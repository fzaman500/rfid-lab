==> flow/design.v <==
module pcd_to_picc 
  (
    input wire sys_clk,  
    input wire clk_in,  
    input wire rst_in,  
    input logic [39:0] data_in,  
    input logic [2:0] num_bytes_in,
    input wire is_short_frame_in,
    input wire trigger_in,
    output logic busy_out,
    output logic signed [31:0] amp_out
  );
  logic [15:0] sine_out;
  logic [1:0] fourth_frame_count;
  logic [39:0] real_data;
  logic [39:0] curr_index;
  logic prev_num;
  logic parity_bit;
  logic [39:0] max_index;
  logic is_short_frame_real;
  enum {IDLE, STARTING, ENDING, SENDING_PARITY, SENDING_1, SENDING_0} state;
  always_ff @(posedge clk_in) begin
    if (rst_in) begin
      amp_out <= 0;
      busy_out <= 0;
      state <= IDLE;
      fourth_frame_count <= 0;
      prev_num <= 0;
      curr_index <= 0;
      parity_bit <= 0;
    end else begin
      case (state)
        IDLE: begin
          busy_out <= 0;
          if (trigger_in) begin
            state <= STARTING;  
            real_data <= data_in;
            max_index <= 8 * num_bytes_in - 1;
            curr_index <= 0;
            prev_num <= 0;
            amp_out <= 0;
            busy_out <= 1;
            parity_bit <= 0;
            fourth_frame_count <= 0;
            is_short_frame_real <= is_short_frame_in;
          end
        end
        STARTING: begin  
          fourth_frame_count <= fourth_frame_count + 1;
          if (fourth_frame_count == 0) begin  
            amp_out <= 0;
          end else begin
            amp_out <= 1;
          end
          if (fourth_frame_count == 3) begin
            if (real_data[curr_index] == 0) begin
              state <= SENDING_0;
            end else begin
              state <= SENDING_1;
            end
          end
        end
        SENDING_1: begin  
          fourth_frame_count <= fourth_frame_count + 1;
          if (fourth_frame_count == 2) begin  
            amp_out <= 0;
          end else begin
            amp_out <= 1;
          end
          if (fourth_frame_count == 3) begin
            fourth_frame_count <= 0;
            prev_num <= 1;
            parity_bit <= parity_bit ^ 1;
            if ((curr_index == 7) | (curr_index == 15) | (curr_index == 23) | (curr_index == 31) | (curr_index == 39)) begin
              state <= SENDING_PARITY;
            end else begin
              curr_index <= curr_index + 1;
              if (real_data[curr_index + 1] == 1) begin
                state <= SENDING_1;
              end else begin 
                state <=  SENDING_0;
              end
            end
          end
        end        
        SENDING_0: begin  
          fourth_frame_count <= fourth_frame_count + 1;
          if (prev_num == 1) begin  
            amp_out <= 1;
          end else begin  
            if (fourth_frame_count == 0) begin
              amp_out <= 0;
            end else begin
              amp_out <= 1;
            end
          end
          if (fourth_frame_count == 3) begin
            fourth_frame_count <= 0;
            prev_num <= 0;
            parity_bit <= parity_bit ^ 0;
            if ((curr_index == 7) & is_short_frame_real) begin
              state <= ENDING;
            end else if ((curr_index == 7) | (curr_index == 15) | (curr_index == 23) | (curr_index == 31) | (curr_index == 39)) begin
              state <= SENDING_PARITY;
            end else begin
              curr_index <= curr_index + 1;
              if (real_data[curr_index + 1] == 1) begin
                state <= SENDING_1;
              end else begin 
                state <=  SENDING_0;
              end
            end
          end
        end
        SENDING_PARITY: begin  
          if (is_short_frame_real) begin
            fourth_frame_count <= fourth_frame_count + 1;
            state <= ENDING;
          end else begin
            fourth_frame_count <= fourth_frame_count + 1;
            if (parity_bit == 1) begin  
              if (fourth_frame_count == 2) begin  
                amp_out <= 0;
              end else begin
                amp_out <= 1;
              end
            end else begin  
              if (prev_num == 1) begin  
                amp_out <= 1;
              end else begin  
                if (fourth_frame_count == 0) begin
                  amp_out <= 0;
                end else begin
                  amp_out <= 1;
                end
              end
            end
            if (fourth_frame_count == 3) begin
              prev_num <= parity_bit;
              if (curr_index == max_index) begin  
                fourth_frame_count <= fourth_frame_count + 1;
                state <= ENDING;
              end else begin  
                curr_index <= curr_index + 1;
                fourth_frame_count <= 0;
                if (real_data[curr_index + 1] == 1) begin
                    state <= SENDING_1;
                end else begin 
                    state <=  SENDING_0;
                end
              end
            end
          end
        end
        ENDING: begin  
          fourth_frame_count <= fourth_frame_count + 1;
          if (fourth_frame_count == 3) begin
            state <= IDLE;
          end
          if (prev_num == 1) begin  
            amp_out <= 1;
          end else begin  
            if (fourth_frame_count == 0) begin
              amp_out <= 0;
            end else begin
              amp_out <= 1;
            end
          end
        end
      endcase
    end
  end
endmodule
# == Reports on pcd_to_picc ==
# The steps from the RTL of pcd_to_picc to its reports follow in flow order.
# Lines are those of the file above, counted from 1.
# Operators carry their Yosys type and port widths (W data, S select, Z words).
# Cell names lack the library's common part.
# Not given: n/a
# design
top,pcd_to_picc
clk_port,clk_in
cell_library,sky130hd
lib_corner,tt_025C_1v80

# == Elaborated design ==
# Yosys after proc, flatten, opt, wreduce and memory -nomap, before mapping. Memory bits, and registers merged into a memory's read port (data or address), are not among the register bits. Print and check cells are not counted. Equal cells are merged and count once.
# bits
inputBits,48
register_bits,190
# op_classes
reduce_and_logical,16
add_sub_neg,3
equal,23
shifts,2
bitwise,7
mux,44
# op_table
operator,count
$mux W32,13
$mux W40,8
$pmux W32 S6,1
$pmux W40 S4,1
$pmux W32 S5,1
$shiftx A40 B40 Y1,2
$eq A40 B5 Y1 const B,2
$eq A32 B2 Y1 const B,2
$eq A32 B3 Y1 const B,2
$add A40 B1 Y40 const B,1
$eq A40 B3 Y1 const B,1
$eq A40 B4 Y1 const B,1
$eq A40 B40 Y1,1
$eq A40 B6 Y1 const B,1
$eq A32 B1 Y1 const B,1
$logic_not A32 Y1,1
$ne A2 B2 Y1 const B,9
$mux W1,11
$mux W2,5
$reduce_and A3 Y1,3
$reduce_and A8 Y1,1
$pmux W2 S4,1
$sub A6 B1 Y7 const B,1
$reduce_and A7 Y1,1
$reduce_or A2 Y1,3
$reduce_and A6 Y1,1
$reduce_bool A6 Y1,1
$reduce_bool A5 Y1,1
# Other operator kinds: 13; their cells: 18.

# == Logic depth ==
# Longest topological path by Yosys (ltp), each cell counted once; first at word level (registers and memories cut), then after technology mapping (sequential cells cut; the memories' decode and read muxes count).
# depth
word_depth,9
ABC_AREA,0
ltp_mapped,11

# == Mapped cells and area ==
# Yosys stat after the flow's synthesis: flattened, memories mapped to cells. It holds for the ABC_AREA given above (unset counts as 0); a run with the other value may have another netlist.
# synth_totals
cell_count,548
area_um2,5629.1
n_buf,68
ff_cells,97
# by_type
cell,count
edfxtp_1,45
dfxtp_1,52
mux4_2,20
buf_4,36
a21oi_1,32
mux2i_1,15
nand2_1,30
nor4_1,18
nor2_1,28
nand2b_1,16
nand4_1,16
nand3_1,19
o31ai_1,11
or4_1,11
o21ai_0,16
o2111ai_1,8
buf_6,6
clkbuf_1,17
# Other cell types: 49; their cells: 152.

# == Path before layout ==
# OpenSTA on the mapped netlist: ideal clock, no wires. The path of least setup slack (recovery checks aside). Input and output delay are each 20% of the period. Register names are those of the netlist, which keeps one name where synthesis merged equal registers.
# synth_timing
kind,input -> register
start,input port rst_in
end,register is_short_frame_real
setup_slack_ns,3.026
clock_period_ns,7.23
input_delay_ns,1.446
driving_pins,3
arrival_time_ns,3.757
path_delay_ns,2.758
t_first_pin_ns,1.446
setup_ns,0.447
synth_period_reached_ns,4.204
# "path_delay_ns" is the arrival time less input delay plus setup time.
# "driving_pins": output pins that drive a net of the path, with the launching flip-flop's if there is one; two outputs of one cell count as two.
# "synth_period_reached_ns" is the clock period less the worst setup slack; recovery checks do not enter. This is arithmetic on one report: input and output delays are still those of the set period (20% each).
# Between the ends stands the longest chain of elaborated cells between them, by number of cells; it is not shown to be the way that was timed. Of several equally long chains one is given.
# A line is the first line of the expression or statement that the cell stems from. Yosys adds cells for indexed reads and writes and turns some case tables into memories.
# synth_via
cell_sequence,clkbuf_1 > buf_1 > nor2_1
elab_chain_len,2
cells_between,2
lines_between,0
cone_classes,logic: 1; reduce/logical: 1
# synth_lines
item,line,source
from (decl),5,"input wire rst_in,"
$not A1 Y1,n/a,
$reduce_and A3 Y1,n/a,
to (assign),45,is_short_frame_real <= is_short_frame_in;
to (decl),20,logic is_short_frame_real;

# == Path in the finished layout ==
# Path of least setup slack in the final report of flow run A (OpenROAD, finished layout, wires in). Where an end is a register, its clock arrival counts in the times.
# layout_timing
kind,register -> register
start,register curr_index[30]
end,register curr_index[26]
clock_period_ns,3.72
setup_slack_ns,0.74
driving_pins,9
t_first_pin_ns,0.36
setup_ns,0.10
arrival_time_ns,3.23
# Between the ends stands the longest chain of elaborated cells between them, by number of cells; it is not shown to be the way that was timed. Of several equally long chains one is given.
# A register here has more assigning lines than the two given.
# layout_via
cell_sequence,dfxtp_1 > nor4_1 > nand4_1 > or4b_4 > o21ai_2 > buf_4 > buf_4 > nor4_1 > o21a_1
elab_chain_len,9
cells_between,22
cone_classes,eq/ne: 8; mux: 8; logic: 5; reduce/logical: 1
# layout_lines
item,line,source
from (decl),16,logic [39:0] curr_index;
from (assign),77,curr_index <= curr_index + 1;
from (assign),106,curr_index <= curr_index + 1;
$eq A40 B3 Y1,103,end else if ((curr_index == 7) | (curr_index == 15) | (curr_index == 23) | (curr_index == 31) | (curr_index == ...
$or A1 B1 Y1 (4 in a row),103,
$mux W40,103,
$mux W40,101,if ((curr_index == 7) & is_short_frame_real) begin
$mux W40,97,if (fourth_frame_count == 3) begin
$pmux W40 S4,32,case (state)
to (assign),77,
to (assign),106,
to (decl),16,

# Measured data: module pcd_to_picc, platform sky130hd, 2 stored runs of the flow under differing settings, order arbitrary. Input and output delays are each 20% of the period that was set; the output load is 0.01 pF.
# "clock_period_reached_ns": clock period set for the run, less the worst setup slack. It is reckoned from that one timing run; input and output delays stay at 20% of the period that was set.
# "worstPathTime_ns" is the time allowed to the run's worst setup path (the clock period less input and output delay, where it has them) less its slack. Clock arrival times count: a late capture clock shortens it, a late launch clock lengthens it.
# By "power.total_uw" is meant OpenSTA's value without simulated activity: inputs other than the clock are taken to toggle once in ten clock periods, and the tool carries that through the logic.
# Settings: -- = not set for that run.
# A result given as -- is not shown for that run.
setting or result,flow run A,flow run B
period_ns,3.72,5.8
CAP_MARGIN,20,20
CORE_MARGIN,2,2
CORE_UTILIZATION,40,63
SLEW_MARGIN,20,30
SETUP_SLACK_MARGIN,--,0.52
PLACE_DENSITY_LB_ADDON,--,0.3
CELL_PAD_IN_SITES_GLOBAL_PLACEMENT,--,2
CELL_PAD_IN_SITES_DETAIL_PLACEMENT,--,0
CTS_CLUSTER_SIZE,--,61
MIN_ROUTING_LAYER,--,met1
power.total_uw,2350,--
final_stdcell_area_um2,6459.9,--
design_die_area_um2,15038.1,--
worstPathTime_ns,2.98,--
worst_setup_path_type,register -> register,--
yosys.chip_area_um2,5629.1,--
post_route_util_frac,0.467,--
fin_ws_ns,0.743,--
fin_tns_ns,0.000,--
clock_period_reached_ns,2.977,--
fin_hold_ws_ns,0.480,--
# Flow run B: unfinished; error FLW-0024 in placement
